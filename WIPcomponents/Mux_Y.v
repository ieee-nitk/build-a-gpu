==> flow/design.v <==
module Mux_Y(
    input wire [8:0] yCF, yCD, yRF, yRD, yLD, yIDLE,
    input wire CLK,
    input wire [3:0] SEL,
    output reg [8:0] yOut
);
parameter [3:0] CF = 4'd0,  
                CD = 4'd1,  
                RF = 4'd2,  
                RD = 4'd3,  
                LD = 4'd4,  
                FU = 4'd10,  
                IDLE = 4'd15;  
always @(posedge CLK) begin
    case (SEL)
        CF: yOut <= yCF;
        CD: yOut <= yCD;
        RF: yOut <= yRF;
        RD: yOut <= yRD;
        LD: yOut <= yLD;
        FU: yOut <= yIDLE;  
        IDLE: yOut <= yIDLE;
        default: yOut <= 0;  
    endcase
end
endmodule
* Reports on Mux_Y
Tool output for the design above, in the order of the flow.
Lines are those of the file above, counted from 1.
Operators: Yosys type, input widths -> output width; for muxes data width and select width s.
Cell names lack the library's common part.
Not given: --
- Top :: Mux_Y
- Clock port :: CLK
- Standard-cell library :: sky130hd
- Library corner :: tt_025C_1v80

* Word level
Counts by Yosys on the flattened word-level netlist (proc, flatten, opt, wreduce; memories kept). Register bits leave out memories and registers merged into their read ports (data or address); mux counts leave out enables and synchronous resets folded into registers. Print and check cells are left out. Cells with the same type and inputs are merged into one.
- Register bits after elaboration :: 9
- Bits in latches :: 0
- RAM bits :: 0
- ROM bits :: 0
- Word width x clocked read ports :: 0
- Memories :: 0
- Bits of input ports :: 59
- Word-level cells :: 10
- $add $sub $neg :: 0
- Multipliers :: 0
- Div/mod/pow operators :: 0
- $lt $le $gt $ge :: 0
- Equal/unequal tests :: 6
- Shift-type cells :: 0
- Multiplexer cells :: 1
- Bitwise gates (word level) :: 0
- Reductions and logical operators :: 2
** Operators with widths (count)
- $pmux 9 s6 :: 1
- $eq 4x2->1 const B :: 2
- $eq 4x4->1 const B :: 2
- $eq 4x1->1 const B :: 1
- $eq 4x3->1 const B :: 1
- $logic_not 4->1 :: 1
- $reduce_or 2->1 :: 1

* Longest topological paths
Depth = most cells in a row (Yosys ltp): at word level without a register or memory, in the mapped netlist without a sequential cell, where the memories' decode and read muxes count.
- Depth after elaboration :: 3
- ABC_AREA :: 1
- Depth in mapped cells :: 8

* After synthesis
Yosys stat after the flow's synthesis: flattened, memories mapped to cells. It holds for the ABC_AREA given above (unset counts as 0); a run with the other value may have another netlist.
The area totals of this step are shown rounded.
- Cell count :: 137
- Chip area (Yosys) :: 783 um^2
- Mapped flip-flops :: 9
** Cell types
- nand3_1 :: count 54, area in all 270.259 um^2
- dfxtp_1 :: count 9, area in all 180.173 um^2
- nand2_1 :: count 40, area in all 150.144 um^2
- inv_1 :: count 10, area in all 37.536 um^2
- nor2_1 :: count 9, area in all 33.782 um^2
- nor2_4 :: count 3, area in all 33.782 um^2
- buf_6 :: count 2, area in all 22.522 um^2
- nor2_2 :: count 3, area in all 18.768 um^2
- buf_4 :: count 2, area in all 15.014 um^2
- clkinv_1 :: count 2, area in all 7.507 um^2
- inv_2 :: count 2, area in all 7.507 um^2
- nand2_2 :: count 1, area in all 6.256 um^2

* Path before layout
OpenSTA on the mapped netlist: ideal clock, no wires. The path of least setup slack (recovery checks aside). Input and output delay are each 20% of the period. Register names are those of the netlist, which keeps one name where synthesis merged equal registers.
- Path kind :: in2reg
- From :: in SEL[0]
- To :: reg yOut[1]
- Period :: 1.9 ns
- External input delay :: 0.380 ns
- Data arrival time :: 1.022 ns
- Required time :: 1.786 ns
- Slack :: 0.764 ns
- Path delay :: 0.756 ns
- Stages :: 7
- Synthesis period reached :: 1.136 ns
"path delay" = arrival - input delay + setup time.
"stages": output pins that drive a net of the path, with the launching flip-flop's if there is one; two outputs of one cell count as two.
"synthesis period reached" = period - worst setup slack (recovery checks aside). The figure is calculated, with input and output delays left at 20% of the set period.
Between the ends stands the longest chain of elaborated cells between them, by number of cells; it is not shown to be the way that was timed. Of several equally long chains one is given.
Each line given opens the expression or statement behind the cell; cells for indexed reads and writes are added by Yosys, which also makes memories of some case tables.
A register here has more assigning lines than the two given.
- Cell sequence :: buf_4 -> nand2_1 -> clkinv_1 -> nand3_1 -> nand2_1 -> nor2_1 -> nand2_1
- Length of the longest elaborated chain :: 3
- Elaborated cells between the ends (all ways) :: 9
- Source lines of those cells :: 1
- Those cells by class :: eq/ne: 6; mux: 1; reduce/logical: 2
** Ends and longest elaborated chain, post-synthesis
- start, declared :: RTL line 4 : input wire [3:0] SEL,
- $eq 4x4->1 :: RTL line 15 : case (SEL)
- $reduce_or 2->1
- $pmux 9 s6 :: RTL line 15
- end, assigned :: RTL line 16 : CF: yOut <= yCF;
- end, assigned :: RTL line 17 : CD: yOut <= yCD;
- end, declared :: RTL line 5 : output reg [8:0] yOut

Wiki page: Mux_Y / flow data

2 stored runs of Mux_Y in the flow (synthesis by Yosys, layout by OpenROAD, sky130hd cells), in arbitrary order. Constraints: input delay and output delay 20% of the set period each, output load 0.01 pF.

** Job 1
- Settings :: period_ns=1.49; CORE_UTILIZATION=54; SETUP_SLACK_MARGIN=-0.01; PLACE_DENSITY_LB_ADDON=0.13; CORE_ASPECT_RATIO=1.23; CELL_PAD_IN_SITES_GLOBAL_PLACEMENT=1; ABC_AREA=1; SLEW_MARGIN=30; MIN_ROUTING_LAYER=met2; CAP_MARGIN=20; CORE_MARGIN=2
- Outcome :: stopped before the end: placement reported FLW-0024

** Job 2
- Settings :: period_ns=2.54; CORE_UTILIZATION=71; SETUP_SLACK_MARGIN=-0.03; PLACE_DENSITY_LB_ADDON=0.06; CORE_MARGIN=4; CELL_PAD_IN_SITES_GLOBAL_PLACEMENT=0; CELL_PAD_IN_SITES_DETAIL_PLACEMENT=2; TNS_END_PERCENT=65; GPL_ROUTABILITY_DRIVEN=0; CTS_CLUSTER_DIAMETER=366; MIN_ROUTING_LAYER=met2; CAP_MARGIN=20; SLEW_MARGIN=20
- Outcome :: stopped before the end: placement reported FLW-0024
