==> flow/design.v <==
module Mux_X(
    input wire [8:0] xCF, xCD, xRF, xRD, xLD, xIDLE,
    input wire CLK,
    input wire [3:0] SEL,
    output reg [8:0] xOut
);
parameter [3:0] CF = 4'd0,  
                CD = 4'd1,  
                RF = 4'd2,  
                RD = 4'd3,  
                LD = 4'd4,  
                FU = 4'd10,  
                IDLE = 4'd15;  
always @(posedge CLK) begin
    case (SEL)
        CF: xOut <= xCF;
        CD: xOut <= xCD;
        RF: xOut <= xRF;
        RD: xOut <= xRD;
        LD: xOut <= xLD;  
        FU: xOut <= xIDLE;  
        IDLE: xOut <= xIDLE;
        default: xOut <= 0;  
    endcase
end
endmodule
[Reports on Mux_X]
Tool output for the design above, in the order of the flow.
Line numbers count from 1 in the design file above.
Library cell names are shortened.
Not given: n/a
Set-up
  top module: Mux_X
  clock: CLK
  cell library: sky130hd
  corner: tt_025C_1v80

[After elaboration]
Source: Yosys, flattened and elaborated, memories not mapped. Widths are those after wreduce; folded enables and synchronous resets count as part of the registers. Registers that Yosys merges into a memory's read port (data or address) are not register bits. Print and check cells do not count. Equal cells are merged and count once.
Word-level totals
  flip-flop bits (word level): 9
  output and inout port bits: 9
  input bits: 59
  word-level cells: 10
Operators by class
  muxes and demuxes: 1
  reduce/logical cells: 2
  equality and inequality tests: 6
Operators by type and width (count)
  9-bit parallel mux with 6-bit select: 1
  4-bit by 2-bit == test with 1-bit output (second input constant): 2
  4-bit == test (second input constant): 2
  4-bit by 1-bit == test with 1-bit output (second input constant): 1
  4-bit by 3-bit == test with 1-bit output (second input constant): 1
  4-bit logical NOT: 1
  2-bit OR reduction: 1

[Logic depth]
Yosys ltp: most cells in a row. Word level: on the elaborated netlist, between registers, memories and ports. Mapped: between sequential cells and ports; inverters and the memories' decode and read muxes count.
Depth
  depth after elaboration: 3
  ABC_AREA: 0
  depth in mapped cells: 5
  depth with buffers taken out: 3

[Netlist]
Source: synth_stat.txt of the flow (Yosys; design flattened, memories mapped). It holds for the ABC_AREA given above (unset counts as 0); a run with the other value may have another netlist.
Mapped netlist
  flip-flop cells: 9
  sequential part of the area: 180.2 µm²
  standard cells after synthesis: 98
  mapped area: 862.1 µm²
  buffer cells: 12
Cells by type
  dfxtp_1: count 9, total area 180.173 µm²
  nor4bb_1: count 6, total area 60.058 µm²
  a22oi_1: count 7, total area 52.55 µm²
  and3b_1: count 6, total area 52.55 µm²
  mux2i_1: count 4, total area 40.038 µm²
  nand4_1: count 6, total area 37.536 µm²
  buf_6: count 3, total area 33.782 µm²
  mux2_2: count 3, total area 33.782 µm²
  buf_2: count 6, total area 30.029 µm²
  a32oi_1: count 3, total area 26.275 µm²
  and4_1: count 3, total area 26.275 µm²
  o311ai_1: count 3, total area 26.275 µm²
  o31ai_1: count 3, total area 22.522 µm²
  or4bb_1: count 2, total area 22.522 µm²
  o21ai_0: count 4, total area 20.019 µm²
  nand3_1: count 3, total area 15.014 µm²
  nor4b_2: count 1, total area 15.014 µm²
  or4_1: count 2, total area 15.014 µm²
Other cell types: 18; their cells: 24.

[Worst setup path after synthesis]
Source: OpenSTA report_checks on the synthesized netlist (no wires, ideal clock, input and output delay 20% of the period each), path of least setup slack; recovery checks are left aside. Register names are those of the netlist, which keeps one name where synthesis merged equal registers.
Path after synthesis
  kind: in2reg
  start: in SEL[0]
  end: reg xOut[0]
  delay of the path: 0.970 ns
  external input delay: 0.264 ns
  clock period: 1.32 ns
  setup time: 0.123 ns
  required time: 1.197 ns
  buffers on the path: 2
  setup slack: 0.085 ns
  launch time at the first pin: 0.264 ns
  stages: 5
  data arrival time: 1.111 ns
  synthesis period reached: 1.235 ns
"delay of the path" = arrival - input delay + setup time.
"stages": output pins that drive a net of the path, with the launching flip-flop's if there is one; two outputs of one cell count as two.
"synthesis period reached" is the clock period less the worst setup slack; recovery checks do not enter. This is arithmetic on one report: input and output delays are still those of the set period (20% each).
The rows between start and end are the longest chain of elaborated cells between them; the timing report does not say that the signal goes this way. Where chains are equally long, one stands for them.
Each line given opens the expression or statement behind the cell; cells for indexed reads and writes are added by Yosys, which also makes memories of some case tables.
A register here has more assigning lines than the two given.
On the way, after synthesis
  cells stage by stage: buf_6 buf_2 mux2_2 a32oi_1 nand3_1
  cells in the longest elaborated chain: 3
  elaborated cells between the ends (all ways): 9
  RTL lines with such cells: 1
  those cells by class: 6 x eq/ne; 1 x mux; 2 x reduce/logical
RTL lines, path after synthesis
  start: declaration: RTL line 4  | input wire [3:0] SEL,
  4-bit == test: RTL line 15  | case (SEL)
  2-bit OR reduction
  9-bit parallel mux with 6-bit select: RTL line 15
  end: assignment: RTL line 16  | CF: xOut <= xCF;
  end: assignment: RTL line 17  | CD: xOut <= xCD;
  end: declaration: RTL line 5  | output reg [8:0] xOut

[Path in the finished layout]
Path of least setup slack in the final report of run 1 (OpenROAD, finished layout, wires in). Where an end is a register, its clock arrival counts in the times.
Path after layout
  kind: reg2out
  start: reg xOut[7]
  end: out xOut[7]
  launch time at the first pin: 0.23 ns
  data arrival time: 1.07 ns
  clock period: 2.02 ns
  setup slack: 0.54 ns
  stages: 2
  buffers on the path: 1
  required time: 1.62 ns
  external output delay: 0.40 ns
A register here has more assigning lines than the two given.
On the way, after layout
  cells stage by stage: dfxtp_1 clkdlybuf4s50_1
  cells in the longest elaborated chain: 0
  elaborated cells between the ends (all ways): 0
  RTL lines with such cells: 0
RTL lines, path after layout
  start: declaration: RTL line 5  | output reg [8:0] xOut
  start: assignment: RTL line 16  | CF: xOut <= xCF;
  start: assignment: RTL line 17  | CD: xOut <= xCD;
  end: declaration: RTL line 5

Subject: flow runs of Mux_X

Hi,

Top module Mux_X; platform sky130hd; tools Yosys and OpenROAD; 2 stored runs in no particular order. Input and output delays are each 20% of the period that was set; the output load is 0.01 pF.
"achieved clock period (ns)" is the run's clock period less its worst setup slack. It is reckoned from that one timing run; input and output delays stay at 20% of the period that was set.
"worst setup path time (ns)" = time allowed to the worst setup path (clock period - input delay - output delay, where it has them) - its slack; a late launch clock adds to it, a late capture clock takes from it.
"finish__power__total": no workload was simulated; the value follows from the tool's default switching activity.

settings of run 1
{
  "period_ns": 2.02,
  "CORE_UTILIZATION": 17,
  "SETUP_SLACK_MARGIN": 0.51,
  "PLACE_DENSITY": 0.73,
  "CELL_PAD_IN_SITES_GLOBAL_PLACEMENT": 3,
  "CTS_CLUSTER_SIZE": 46,
  "CAP_MARGIN": 30,
  "SLEW_MARGIN": 5,
  "MIN_ROUTING_LAYER": "met1",
  "MAX_ROUTING_LAYER": "met4",
  "CORE_MARGIN": 2
}
report of run 1
yosys chip area after synthesis (um^2): 862.1
finish__design__die__area: 5656.5
finish__design__instance__area__stdcell: 1765.4
finish__design__instance__utilization: 0.3665
finish__timing__setup__ws: 0.543
finish__timing__setup__tns: 0.000
finish__timing__hold__ws: 0.642
finish__power__total: 7.116e-04
achieved clock period (ns): 1.477
worst setup path time (ns): 1.07
worst setup path kind: reg2out

settings of run 2
{
  "period_ns": 1.95,
  "CAP_MARGIN": 20,
  "CORE_MARGIN": 2,
  "CORE_UTILIZATION": 40,
  "SLEW_MARGIN": 20
}
report of run 2
yosys chip area after synthesis (um^2): 862.1
finish__design__die__area: 2542.7
finish__design__instance__area__stdcell: 1617.8
finish__design__instance__utilization: 0.8081
finish__timing__setup__ws: 0.188
finish__timing__setup__tns: 0.000
finish__timing__hold__ws: 0.711
finish__power__total: 6.339e-04
achieved clock period (ns): 1.762
worst setup path time (ns): 1.37
worst setup path kind: in2reg

Regards
